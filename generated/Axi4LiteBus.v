==> flow/design.v <==
module Axi4LiteSlave(
  input         clock,
  input         reset,
  input  [15:0] io_i_WriteAddressChannel_AWADDR,
  input         io_i_WriteAddressChannel_AWVALID,
  input  [15:0] io_i_WriteDataChannel_WDATA,
  input         io_i_WriteDataChannel_WVALID,
  output [15:0] io_i_ReadDataChannel_RDATA
);
  reg [15:0] wrreg_4000;  
  reg [31:0] _RAND_0;
  wire  _T_2;  
  wire  _T_3;  
  wire  _T_4;  
  assign _T_2 = io_i_WriteDataChannel_WVALID & io_i_WriteAddressChannel_AWVALID;  
  assign _T_3 = io_i_WriteAddressChannel_AWADDR == 16'h4000;  
  assign _T_4 = _T_2 & _T_3;  
  assign io_i_ReadDataChannel_RDATA = wrreg_4000;  
  always @(posedge clock) begin
    if (reset) begin
      wrreg_4000 <= 16'h0;
    end else if (_T_4) begin
      wrreg_4000 <= io_i_WriteDataChannel_WDATA;
    end
  end
endmodule
module Axi4LiteBus(
  input         clock,
  input         reset,
  input  [15:0] io_i_WriteAddressChannel_AWADDR,
  input         io_i_WriteAddressChannel_AWPROT,
  input         io_i_WriteAddressChannel_AWVALID,
  output        io_i_WriteAddressChannel_AWREADY,
  input  [15:0] io_i_WriteDataChannel_WDATA,
  input  [7:0]  io_i_WriteDataChannel_WSTRB,
  input         io_i_WriteDataChannel_WVALID,
  output        io_i_WriteDataChannel_WREADY,
  output        io_i_WriteResponseChannel_BRESP,
  output        io_i_WriteResponseChannel_BVALID,
  input         io_i_WriteResponseChannel_BREADY,
  input  [15:0] io_i_ReadAddressChannel_ARADDR,
  input         io_i_ReadAddressChannel_ARPROT,
  input         io_i_ReadAddressChannel_ARVALID,
  output        io_i_ReadAddressChannel_ARREADY,
  output [15:0] io_i_ReadDataChannel_RDATA,
  output        io_i_ReadDataChannel_RRESP,
  output        io_i_ReadDataChannel_RVALID,
  input         io_i_ReadDataChannel_RREADY
);
  wire  i_slv1_clock;  
  wire  i_slv1_reset;  
  wire [15:0] i_slv1_io_i_WriteAddressChannel_AWADDR;  
  wire  i_slv1_io_i_WriteAddressChannel_AWVALID;  
  wire [15:0] i_slv1_io_i_WriteDataChannel_WDATA;  
  wire  i_slv1_io_i_WriteDataChannel_WVALID;  
  wire [15:0] i_slv1_io_i_ReadDataChannel_RDATA;  
  wire  i_slv2_clock;  
  wire  i_slv2_reset;  
  wire [15:0] i_slv2_io_i_WriteAddressChannel_AWADDR;  
  wire  i_slv2_io_i_WriteAddressChannel_AWVALID;  
  wire [15:0] i_slv2_io_i_WriteDataChannel_WDATA;  
  wire  i_slv2_io_i_WriteDataChannel_WVALID;  
  wire [15:0] i_slv2_io_i_ReadDataChannel_RDATA;  
  reg [15:0] r_RDATA;  
  reg [31:0] _RAND_0;
  wire  _T_2;  
  wire  _T_3;  
  wire  _T_4;  
  wire  _T_8;  
  wire  _T_9;  
  wire [15:0] _T_11;  
  wire  _GEN_18;  
  wire [15:0] _GEN_19;  
  wire  _GEN_20;  
  Axi4LiteSlave i_slv1 (  
    .clock(i_slv1_clock),
    .reset(i_slv1_reset),
    .io_i_WriteAddressChannel_AWADDR(i_slv1_io_i_WriteAddressChannel_AWADDR),
    .io_i_WriteAddressChannel_AWVALID(i_slv1_io_i_WriteAddressChannel_AWVALID),
    .io_i_WriteDataChannel_WDATA(i_slv1_io_i_WriteDataChannel_WDATA),
    .io_i_WriteDataChannel_WVALID(i_slv1_io_i_WriteDataChannel_WVALID),
    .io_i_ReadDataChannel_RDATA(i_slv1_io_i_ReadDataChannel_RDATA)
  );
  Axi4LiteSlave i_slv2 (  
    .clock(i_slv2_clock),
    .reset(i_slv2_reset),
    .io_i_WriteAddressChannel_AWADDR(i_slv2_io_i_WriteAddressChannel_AWADDR),
    .io_i_WriteAddressChannel_AWVALID(i_slv2_io_i_WriteAddressChannel_AWVALID),
    .io_i_WriteDataChannel_WDATA(i_slv2_io_i_WriteDataChannel_WDATA),
    .io_i_WriteDataChannel_WVALID(i_slv2_io_i_WriteDataChannel_WVALID),
    .io_i_ReadDataChannel_RDATA(i_slv2_io_i_ReadDataChannel_RDATA)
  );
  assign _T_2 = io_i_WriteDataChannel_WVALID & io_i_WriteAddressChannel_AWVALID;  
  assign _T_3 = io_i_WriteAddressChannel_AWADDR == 16'h4000;  
  assign _T_4 = _T_2 & _T_3;  
  assign _T_8 = io_i_WriteAddressChannel_AWADDR == 16'hc000;  
  assign _T_9 = _T_2 & _T_8;  
  assign _T_11 = io_i_WriteAddressChannel_AWADDR - 16'h8000;  
  assign _GEN_18 = _T_9 & io_i_WriteAddressChannel_AWVALID;  
  assign _GEN_19 = _T_9 ? _T_11 : io_i_WriteAddressChannel_AWADDR;  
  assign _GEN_20 = _T_9 & io_i_WriteDataChannel_WVALID;  
  assign io_i_WriteAddressChannel_AWREADY = io_i_WriteAddressChannel_AWVALID;  
  assign io_i_WriteDataChannel_WREADY = io_i_WriteDataChannel_WVALID;  
  assign io_i_WriteResponseChannel_BRESP = 1'h1;  
  assign io_i_WriteResponseChannel_BVALID = 1'h1;  
  assign io_i_ReadAddressChannel_ARREADY = 1'h1;  
  assign io_i_ReadDataChannel_RDATA = r_RDATA;  
  assign io_i_ReadDataChannel_RRESP = 1'h0;  
  assign io_i_ReadDataChannel_RVALID = 1'h0;  
  assign i_slv1_clock = clock;
  assign i_slv1_reset = reset;
  assign i_slv1_io_i_WriteAddressChannel_AWADDR = io_i_WriteAddressChannel_AWADDR;  
  assign i_slv1_io_i_WriteAddressChannel_AWVALID = _T_4 & io_i_WriteAddressChannel_AWVALID;  
  assign i_slv1_io_i_WriteDataChannel_WDATA = io_i_WriteDataChannel_WDATA;  
  assign i_slv1_io_i_WriteDataChannel_WVALID = _T_4 & io_i_WriteDataChannel_WVALID;  
  assign i_slv2_clock = clock;
  assign i_slv2_reset = reset;
  assign i_slv2_io_i_WriteAddressChannel_AWADDR = _T_4 ? io_i_WriteAddressChannel_AWADDR : _GEN_19;  
  assign i_slv2_io_i_WriteAddressChannel_AWVALID = _T_4 ? 1'h0 : _GEN_18;  
  assign i_slv2_io_i_WriteDataChannel_WDATA = io_i_WriteDataChannel_WDATA;  
  assign i_slv2_io_i_WriteDataChannel_WVALID = _T_4 ? 1'h0 : _GEN_20;  
  always @(posedge clock) begin
    if (reset) begin
      r_RDATA <= 16'h0;
    end else if (_T_4) begin
      if (_T_4) begin
        r_RDATA <= i_slv1_io_i_ReadDataChannel_RDATA;
      end else begin
        r_RDATA <= io_i_ReadDataChannel_RDATA;
      end
    end else if (_T_9) begin
      if (_T_4) begin
        r_RDATA <= io_i_ReadDataChannel_RDATA;
      end else if (_T_9) begin
        r_RDATA <= i_slv2_io_i_ReadDataChannel_RDATA;
      end else begin
        r_RDATA <= io_i_ReadDataChannel_RDATA;
      end
    end else begin
      r_RDATA <= 16'h0;
    end
  end
endmodule
# == Tool chain data of Axi4LiteBus ==
# The steps from the RTL of Axi4LiteBus to its reports follow in flow order.
# Line numbers count from 1 in the design file above.
# Cell names lack the library's common part.
# Not given: --
# setup
top,Axi4LiteBus
clock,clock
library,sky130hd
lib_corner,tt_025C_1v80

# == Word-level counts ==
# Yosys after proc, flatten, opt, wreduce and memory -nomap, before mapping. Enables and synchronous resets that opt folds into registers are not counted as muxes. Memory bits, and registers merged into a memory's read port (data or address), are not among the register bits. Print and check cells are not counted. Equal cells are merged and count once.
# op_classes
equal,3
n_mul,0
n_reduce_logical,0
n_cmp,0
div_mod_pow,0
n_logic,11
addsub,1
n_mux,6
shifts,0
# op_table
op,count
16-bit 2-to-1 mux,4
16-bit by 15-bit equality test with 1-bit output with constant B,2
16-bit subtractor with constant B,1
16-bit equality test with constant B,1
1-bit AND,11
1-bit 2-to-1 mux,2
# bits
latchBits,0
clocked_rd_ports_x_width,0
rom_bits,0
n_memories,0
elab_cells,24
in_bits,65
reg_bits,48
ramBits,0
output_inout_bits,23

# == Logic depth ==
# Longest topological path by Yosys (ltp), each cell counted once; first at word level (registers and memories cut), then after technology mapping (sequential cells cut; the memories' decode and read muxes count).
# depth
depth_word,6
ABC_AREA,0
ltp_mapped,6
mapped_depth_nobuf,4

# == Netlist ==
# Yosys stat after the flow's synthesis: flattened, memories mapped to cells. It holds for the ABC_AREA given above (unset counts as 0); a run with the other value may have another netlist.
# synth_totals
seqArea_um2,960.9
buf_cells,31
ff_cells,48
area_um2,1985.7
stdcells,235
# by_type
type,count,type_area_um2
dfxtp_1,48,960.922
nand3_1,64,320.307
a21oi_1,48,240.23
o21ai_0,22,110.106
buf_4,12,90.086
o21ai_1,10,50.048
clkbuf_1,12,45.043
buf_6,3,33.782
nor4b_2,2,30.029
nor4_2,2,25.024
buf_2,4,20.019
or4b_4,1,13.763
and4bb_2,1,12.512
and4_1,1,8.758
conb_1,2,7.507
or4_1,1,7.507
nand4_1,1,6.256
nor2_1,1,3.754
# The figures by module come from a second, unflattened synthesis with its own total; it is not the netlist above.
# unflattened
cells_unflattened,225
hier_area_um2,2339.7
# Each row is one instance without its submodules.
# modules
mod,n_cells,area_um2,seq_area_um2,instances
Axi4LiteSlave,75,769.5,320.3,2
Axi4LiteBus,75,800.8,320.3,1

# == Worst setup path after synthesis ==
# Source: OpenSTA report_checks on the synthesized netlist (no wires, ideal clock, input and output delay 20% of the period each), path of least setup slack; recovery checks are left aside. Register names are those of the netlist, which keeps one name where synthesis merged equal registers.
# synth_timing
path_type,input -> register
startpoint,in io_i_WriteAddressChannel_AWADDR[8]
endpoint,reg i_slv1.wrreg_4000[11]
launch_ns,0.318
setup_slack_ns,0.198
setup_ns,0.132
arrival_ns,1.259
path_buffers,2
stages,5
clock_period_ns,1.59
path_delay_ns,1.073
input_delay_ns,0.318
required_time_ns,1.458
synth_period_reached_ns,1.392
# "path_delay_ns" is the arrival time less input delay plus setup time.
# "stages": output pins that drive a net of the path, with the launching flip-flop's if there is one; two outputs of one cell count as two.
# "synth_period_reached_ns" = period - worst setup slack (recovery checks aside). The figure is calculated, with input and output delays left at 20% of the set period.
# Between the ends stands the longest chain of elaborated cells between them, by number of cells; it is not shown to be the way that was timed. Of several equally long chains one is given.
# Each line given opens the expression or statement behind the cell; cells for indexed reads and writes are added by Yosys, which also makes memories of some case tables.
# synth_via
cell_sequence,or4_1 buf_2 buf_6 o21ai_1 a21oi_1
elab_chain_len,5
cone_cells,6
classes_between,eq/ne (1); logic (5)
# synth_lines
element,line_no,text
"start, declared",30,"input  [15:0] io_i_WriteAddressChannel_AWADDR,"
16-bit by 15-bit equality test with 1-bit output,94,assign _T_3 = io_i_WriteAddressChannel_AWADDR == 16'h4000;
1-bit AND,95,assign _T_4 = _T_2 & _T_3;
1-bit AND,115,assign i_slv1_io_i_WriteDataChannel_WVALID = _T_4 & io_i_WriteDataChannel_WVALID;
1-bit AND,15,assign _T_2 = io_i_WriteDataChannel_WVALID & io_i_WriteAddressChannel_AWVALID;
1-bit AND,17,assign _T_4 = _T_2 & _T_3;
"end, assigned",21,wrreg_4000 <= 16'h0;
"end, assigned",23,wrreg_4000 <= io_i_WriteDataChannel_WDATA;
"end, declared",10,reg [15:0] wrreg_4000;

# == Timing after layout ==
# Path of least setup slack in the final report of run A (OpenROAD, finished layout, wires in). Where an end is a register, its clock arrival counts in the times.
# layout_timing
path_type,input -> register
startpoint,in io_i_WriteAddressChannel_AWADDR[0]
endpoint,reg r_RDATA[12]
required_time_ns,1.20
path_buffers,4
stages,8
clock_period_ns,0.977
input_delay_ns,0.20
arrival_ns,1.55
setup_slack_ns,-0.35
setup_ns,0.06
launch_ns,0.20
# Between the ends stands the longest chain of elaborated cells between them, by number of cells; it is not shown to be the way that was timed. Of several equally long chains one is given.
# A register here has more assigning lines than the two given.
# layout_via
cell_sequence,buf_6 nor4b_4 and4_4 buf_8 buf_12 buf_16 nand3_1 a21oi_2
elab_chain_len,4
cone_cells,6
classes_between,eq/ne (2); mux (2); logic (2)
# layout_lines
element,line_no,text
"start, declared",30,"input  [15:0] io_i_WriteAddressChannel_AWADDR,"
16-bit equality test,96,assign _T_8 = io_i_WriteAddressChannel_AWADDR == 16'hc000;
1-bit AND,97,assign _T_9 = _T_2 & _T_8;
16-bit 2-to-1 mux,131,end else if (_T_9) begin
16-bit 2-to-1 mux,125,end else if (_T_4) begin
"end, assigned",127,r_RDATA <= i_slv1_io_i_ReadDataChannel_RDATA;
"end, assigned",129,r_RDATA <= io_i_ReadDataChannel_RDATA;
"end, declared",64,reg [15:0] r_RDATA;

# Design Axi4LiteBus on sky130hd. What follows are 2 stored runs of the flow, each under its own settings; their order means nothing. The constraints put input and output delay at 20% of the set period each and load the outputs with 0.01 pF.
# "worst_path_ns" = time allowed to the worst setup path (clock period - input delay - output delay, where it has them) - its slack; a late launch clock adds to it, a late capture clock takes from it.
# Settings: n/a = not set for that run.
stored run,period_ns,CORE_UTILIZATION,PLACE_DENSITY_LB_ADDON,CORE_ASPECT_RATIO,CELL_PAD_IN_SITES_DETAIL_PLACEMENT,TNS_END_PERCENT,CTS_CLUSTER_SIZE,CAP_MARGIN,MAX_ROUTING_LAYER,CORE_MARGIN,SLEW_MARGIN,ABC_AREA,GPL_ROUTABILITY_DRIVEN,CTS_CLUSTER_DIAMETER,worst_path_ns,path_kind,synthArea_um2,design_die_area_um2,final_setup_ws_ns,fin_util_frac,hold_worst_slack_ns
run A,0.977,20,0.13,0.66,1,30,15,0,met5,2,20,n/a,n/a,n/a,1.13,input -> register,1985.7,10758.9,-0.348,0.363,0.454
run B,1.83,51,n/a,1.38,n/a,n/a,93,15,met5,2,5,1,0,285,1.01,input -> output,2184.6,4830.1,0.086,0.692,0.493
